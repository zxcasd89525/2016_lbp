==> flow/design.v <==
`timescale 1ns/10ps
module LBP ( clk, reset, gray_addr, gray_req, gray_ready, gray_data, lbp_addr, lbp_valid, lbp_data, finish);
input   	      clk;
input   	      reset;
output reg [13:0] gray_addr;
output reg        gray_req;
input   	      gray_ready;
input   [7:0] 	  gray_data;
output reg [13:0] lbp_addr;
output reg 	      lbp_valid;
output reg [7:0]  lbp_data;
output reg 	      finish;
reg [2:0] n_state,c_state;
reg [2:0] cnt;
wire [6:0] cx , cy;
reg [7:0] center_pixel;
assign cx = gray_addr[6:0];
assign cy = gray_addr[13:7];
parameter IDLE     = 3'd0,
          GET_GC   = 3'd1,
          GET_GP   = 3'd2,
          WRITE    = 3'd3,
          FIN      = 3'd4
;
always @(posedge clk or posedge reset) begin
    if (reset) c_state <= IDLE;
    else c_state <= n_state;
end
always @(*) begin
    case (c_state)
        IDLE   : n_state = (gray_ready == 1'b1) ? GET_GC : c_state;
        GET_GC : n_state = GET_GP;
        GET_GP : n_state = (cnt == 3'd7) ? WRITE : c_state;
        WRITE  : n_state = (cy == 7'd127 && cx == 7'd127) ? FIN : GET_GC;
        default: n_state = c_state;
    endcase
end
always @(posedge clk or posedge reset) begin
    if(reset)cnt <= 3'd0;
    else if(c_state == GET_GC || c_state == GET_GP) cnt <= cnt + 3'd1;
    else cnt <= 3'd0;
end
always @(posedge clk or posedge reset) begin
    if(reset) gray_req <= 1'b0;
    else if(gray_ready == 1'b1) gray_req <= 1'b1;
    else if(c_state == FIN)   gray_req <= 1'b0;
end
always @(posedge clk or posedge reset) begin
    if(reset) gray_addr <= 14'd129;
    else if(c_state == GET_GC || c_state == GET_GP)begin
        if(cnt == 3'd0) gray_addr <= gray_addr - 14'd129;
        else if(cnt == 3'd1 || cnt == 3'd2) gray_addr <= gray_addr + 14'd1;
        else if(cnt == 3'd3) gray_addr <= gray_addr + 14'd126;
        else if(cnt == 3'd4) gray_addr <= gray_addr + 14'd2;
        else if(cnt == 3'd5) gray_addr <= gray_addr + 14'd126;
        else if(cnt == 3'd6 || cnt == 3'd7) gray_addr <= gray_addr + 14'd1;
    end
    else if(c_state == WRITE)begin
        if(cx < 7'd127) gray_addr <= gray_addr - 14'd128;
        else if(cx == 7'd127) gray_addr <= gray_addr - 14'd126;
        else gray_addr <= gray_addr + 14'd3;
    end
end
always @(posedge clk or posedge reset) begin
    if(reset) center_pixel <= 8'd0;
    else if(c_state == GET_GC) center_pixel <= gray_data;
end
always @(posedge clk or posedge reset) begin
    if(reset) lbp_valid <= 1'b0;
    else if(c_state == WRITE) lbp_valid <= 1'b1;
    else lbp_valid <= 1'b0;
end
always @(posedge clk or posedge reset) begin
    if(reset) lbp_addr <= 14'd0;
    else if(c_state == WRITE) lbp_addr <= gray_addr - 14'd129;
end
always @(posedge clk or posedge reset) begin
    if(reset) lbp_data <= 14'd0;
    else if(c_state == GET_GP || c_state == WRITE)begin
        if(gray_data >= center_pixel) begin
            if(cnt > 3'd0) lbp_data <= lbp_data + (1 << (cnt - 3'd1));
            else lbp_data <= lbp_data + (1 << 3'd7);
        end
    end
    else if(c_state == GET_GC) lbp_data <= 14'd0;
end
always @(posedge clk or posedge reset) begin
    if(reset) finish <= 1'b0;
    else if(c_state == FIN) finish <= 1'b1;
end
endmodule
# Step by step through the tools: LBP

Tool output for the design above, in the order of the flow.
Line numbers count from 1 in the design file above.
Library cell names are shortened.
Not given: n/a

Top module: LBP
Clock: clk
Standard-cell library: sky130hd
Timing corner: tt_025C_1v80

# Word-level counts

Yosys after proc, flatten, opt, wreduce and memory -nomap, before mapping. Memory bits, and registers merged into a memory's read port (data or address), are not among the register bits. Print and check cells are not counted. Equal cells are merged and count once.

Register bits: 53
Word-level cells: 77

Add/subtract/negate cells: 11
$lt $le $gt $ge: 3
Equal/unequal tests: 17
Shifts and indexed selects: 1
Multiplexer cells: 22
Reductions and logical operators: 14

Operators with widths:

| operator                                    | count |
| 2-to-1 mux 14 bit                           | 10 |
| 2-to-1 mux 8 bit                            | 4 |
| adder 14 x 2 -> 14 bit with constant B      | 2 |
| subtractor 14 x 8 -> 14 bit with constant B | 2 |
| == test 3 bit with constant B               | 5 |
| adder 14 x 1 -> 14 bit with constant B      | 1 |
| adder 14 x 7 -> 14 bit with constant B      | 1 |
| subtractor 14 x 7 -> 14 bit with constant B | 1 |
| == test 7 bit with constant B               | 2 |
| == test 3 x 2 -> 1 bit with constant B      | 4 |
| case mux 3 bit (select 4 bit)               | 1 |
| 2-to-1 mux 3 bit                            | 4 |
| << shifter 1 x 3 -> 8 bit with constant A   | 1 |
| adder 8 bit                                 | 1 |
| adder 8 bit with constant B                 | 1 |
| >= comparator 8 bit                         | 1 |
| != test 7 x 1 -> 1 bit with constant B      | 1 |
| less-than comparator 7 bit with constant B  | 1 |
| nonzero test 2 bit                          | 3 |
| == test 3 x 1 -> 1 bit with constant B      | 2 |
| logical NOT 3 bit                           | 2 |
| logical OR 1 bit                            | 4 |
| != test 2 bit with constant B               | 2 |
| AND reduction 2 bit                         | 2 |
| nonzero test 4 bit                          | 1 |
| adder 3 x 1 -> 3 bit with constant B        | 1 |
| subtractor 3 x 1 -> 3 bit with constant B   | 1 |
| > comparator 3 x 1 -> 1 bit with constant B | 1 |

Other operator kinds: 4; their cells: 6.

# Longest topological paths

Yosys ltp: most cells in a row. Word level: on the elaborated netlist, between registers, memories and ports. Mapped: between sequential cells and ports; inverters and the memories' decode and read muxes count.

Depth after elaboration: 9
ABC_AREA: 0
Gate-level depth with buffers: 12

# Synthesis result

Yosys stat after the flow's synthesis: flattened, memories mapped to cells. It holds for the ABC_AREA given above (unset counts as 0); a run with the other value may have another netlist.
The area totals of this step are shown rounded.

Standard cells after synthesis: 544
Cell area after synthesis: 0.004488 mm²
Mapped flip-flops: 55
Buffers: 32

Cell types:

| cell type | count |
| dfrtp_1   | 52 |
| ha_1      | 31 |
| o21ai_0   | 40 |
| nor2_1    | 53 |
| a21oi_1   | 35 |
| xnor2_1   | 18 |
| nand2_1   | 41 |
| mux2_2    | 12 |
| inv_1     | 32 |
| nor3_1    | 21 |
| clkbuf_1  | 24 |
| nand3_1   | 17 |
| dfstp_2   | 3 |
| and2_1    | 11 |
| a211oi_1  | 9 |
| a21o_1    | 9 |
| xor2_1    | 7 |
| a221oi_1  | 5 |

Not listed: further types 54, cells in them 124.

# Path before layout

OpenSTA on the mapped netlist: ideal clock, no wires. The path of least setup slack (recovery checks aside). Input and output delay are each 20% of the period. Register names are those of the netlist, which keeps one name where synthesis merged equal registers.

Path type: register to register
Start: register cnt[0]
End: register lbp_data[6]
Clock period: 3.26 ns
Library setup time: 0.125 ns
Arrival: 2.537 ns
Required time: 3.135 ns
Path slack: 0.599 ns
Delay of the path: 2.662 ns
Stages on the path: 13
Synthesis period reached: 2.661 ns

"delay of the path" is the arrival time less input delay plus setup time.
"stages on the path": output pins that drive a net of the path, with the launching flip-flop's if there is one; two outputs of one cell count as two.
"synthesis period reached" = period - worst setup slack (recovery checks aside). The figure is calculated, with input and output delays left at 20% of the set period.
Between the ends stands the longest chain of elaborated cells between them, by number of cells; it is not shown to be the way that was timed. Of several equally long chains one is given.
A line is the first line of the expression or statement that the cell stems from. Yosys adds cells for indexed reads and writes and turns some case tables into memories.
At most two assigning lines are given for a register; there are more.

Cells stage by stage: dfrtp_1 inv_1 ha_1 xnor2_1 and2_1 ha_1 fa_1 a21o_1 a21oi_1 nor4bb_1 a21oi_1 a21oi_1 mux2_2
Cells in the longest elaborated chain: 6
Elaborated cells on any way between the ends: 7
RTL lines with such cells: 3
Those cells by class: add/sub: 2; compare: 1; shift: 1; mux: 3

RTL lines, path after synthesis:

| what                      | line | RTL |
| start, declared           | 14   | `reg [2:0] cnt;` |
| start, assigned           | 39   | `if(reset)cnt <= 3'd0;` |
| start, assigned           | 40   | `else if(c_state == GET_GC \|\| c_state == GET_GP) cnt <= cnt + 3'd1;` |
| subtractor 3 x 1 -> 3 bit | 81   | `if(cnt > 3'd0) lbp_data <= lbp_data + (1 << (cnt - 3'd1));` |
| << shifter 1 x 3 -> 8 bit | 81   |  |
| adder 8 bit               | 81   |  |
| 2-to-1 mux 8 bit          | 81   |  |
| 2-to-1 mux 8 bit          | 80   | `if(gray_data >= center_pixel) begin` |
| 2-to-1 mux 8 bit          | 79   | `else if(c_state == GET_GP \|\| c_state == WRITE)begin` |
| end, assigned             | 81   |  |
| end, assigned             | 82   | `else lbp_data <= lbp_data + (1 << 3'd7);` |
| end, declared             | 11   | `output reg [7:0]  lbp_data;` |

# Path in the finished layout

From the final timing report of flow run 1: the path of least setup slack in the routed layout; clock arrival at registers is part of the times.

Path type: register to register
Start: register cnt[0]
End: register lbp_data[7]
Clock period: 1.96 ns
Library setup time: 0.12 ns
Arrival: 2.77 ns
Required time: 2.15 ns
Path slack: -0.62 ns
Stages on the path: 13

Between the ends stands the longest chain of elaborated cells between them, by number of cells; it is not shown to be the way that was timed. Of several equally long chains one is given.
At most two assigning lines are given for a register; there are more.

Cells stage by stage: dfrtp_1 inv_2 ha_4 xnor2_4 buf_4 and2_1 ha_4 o21ai_4 o21ai_2 nand3_2 a21oi_2 o311ai_4 mux2i_1
Cells in the longest elaborated chain: 6
Elaborated cells on any way between the ends: 7
RTL lines with such cells: 3
Those cells by class: add/sub: 2; compare: 1; shift: 1; mux: 3

RTL lines, path after layout:

| what                      | line | RTL |
| start, declared           | 14   | `reg [2:0] cnt;` |
| start, assigned           | 39   | `if(reset)cnt <= 3'd0;` |
| start, assigned           | 40   | `else if(c_state == GET_GC \|\| c_state == GET_GP) cnt <= cnt + 3'd1;` |
| subtractor 3 x 1 -> 3 bit | 81   | `if(cnt > 3'd0) lbp_data <= lbp_data + (1 << (cnt - 3'd1));` |
| << shifter 1 x 3 -> 8 bit | 81   |  |
| adder 8 bit               | 81   |  |
| 2-to-1 mux 8 bit          | 81   |  |
| 2-to-1 mux 8 bit          | 80   | `if(gray_data >= center_pixel) begin` |
| 2-to-1 mux 8 bit          | 79   | `else if(c_state == GET_GP \|\| c_state == WRITE)begin` |
| end, assigned             | 81   |  |
| end, assigned             | 82   | `else lbp_data <= lbp_data + (1 << 3'd7);` |
| end, declared             | 11   | `output reg [7:0]  lbp_data;` |

## Implementation results

2 stored runs of LBP in the flow (synthesis by Yosys, layout by OpenROAD, sky130hd cells), in arbitrary order. Constraints: input delay and output delay 20% of the set period each, output load 0.01 pF.
"period reached" is the run's clock period less its worst setup slack. It is reckoned from that one timing run; input and output delays stay at 20% of the period that was set.
Measured values are rounded.
Among the settings, n/a means not set for that run.

| name                                  | flow run 1 | flow run 2 |
| period_ns                             | 1.96       | 2.86       |
| CORE_UTILIZATION                      | 19         | 29         |
| SETUP_SLACK_MARGIN                    | 0.12       | -0.13      |
| PLACE_DENSITY                         | 0.71       | 0.73       |
| CORE_ASPECT_RATIO                     | 0.52       | n/a        |
| CORE_MARGIN                           | 5          | 2          |
| GPL_ROUTABILITY_DRIVEN                | 1          | n/a        |
| CTS_CLUSTER_SIZE                      | 92         | n/a        |
| MAX_ROUTING_LAYER                     | met5       | n/a        |
| CAP_MARGIN                            | 20         | 5          |
| SLEW_MARGIN                           | 20         | 20         |
| CELL_PAD_IN_SITES_DETAIL_PLACEMENT    | n/a        | 0          |
| ABC_AREA                              | n/a        | 1          |
| GPL_TIMING_DRIVEN                     | n/a        | 0          |
| period reached (ns)                   | 2.578      | 2.709      |
| synthesized cell area (mm²)           | 0.004488   | 0.004765   |
| area inside the die boundary (mm²)    | 0.02696    | 0.01747    |
| standard-cell area after layout (mm²) | 0.008092   | 0.005703   |
| utilization after routing (%)         | 34.9       | 35.8       |
| setup slack of the critical path (ns) | -0.618     | 0.151      |
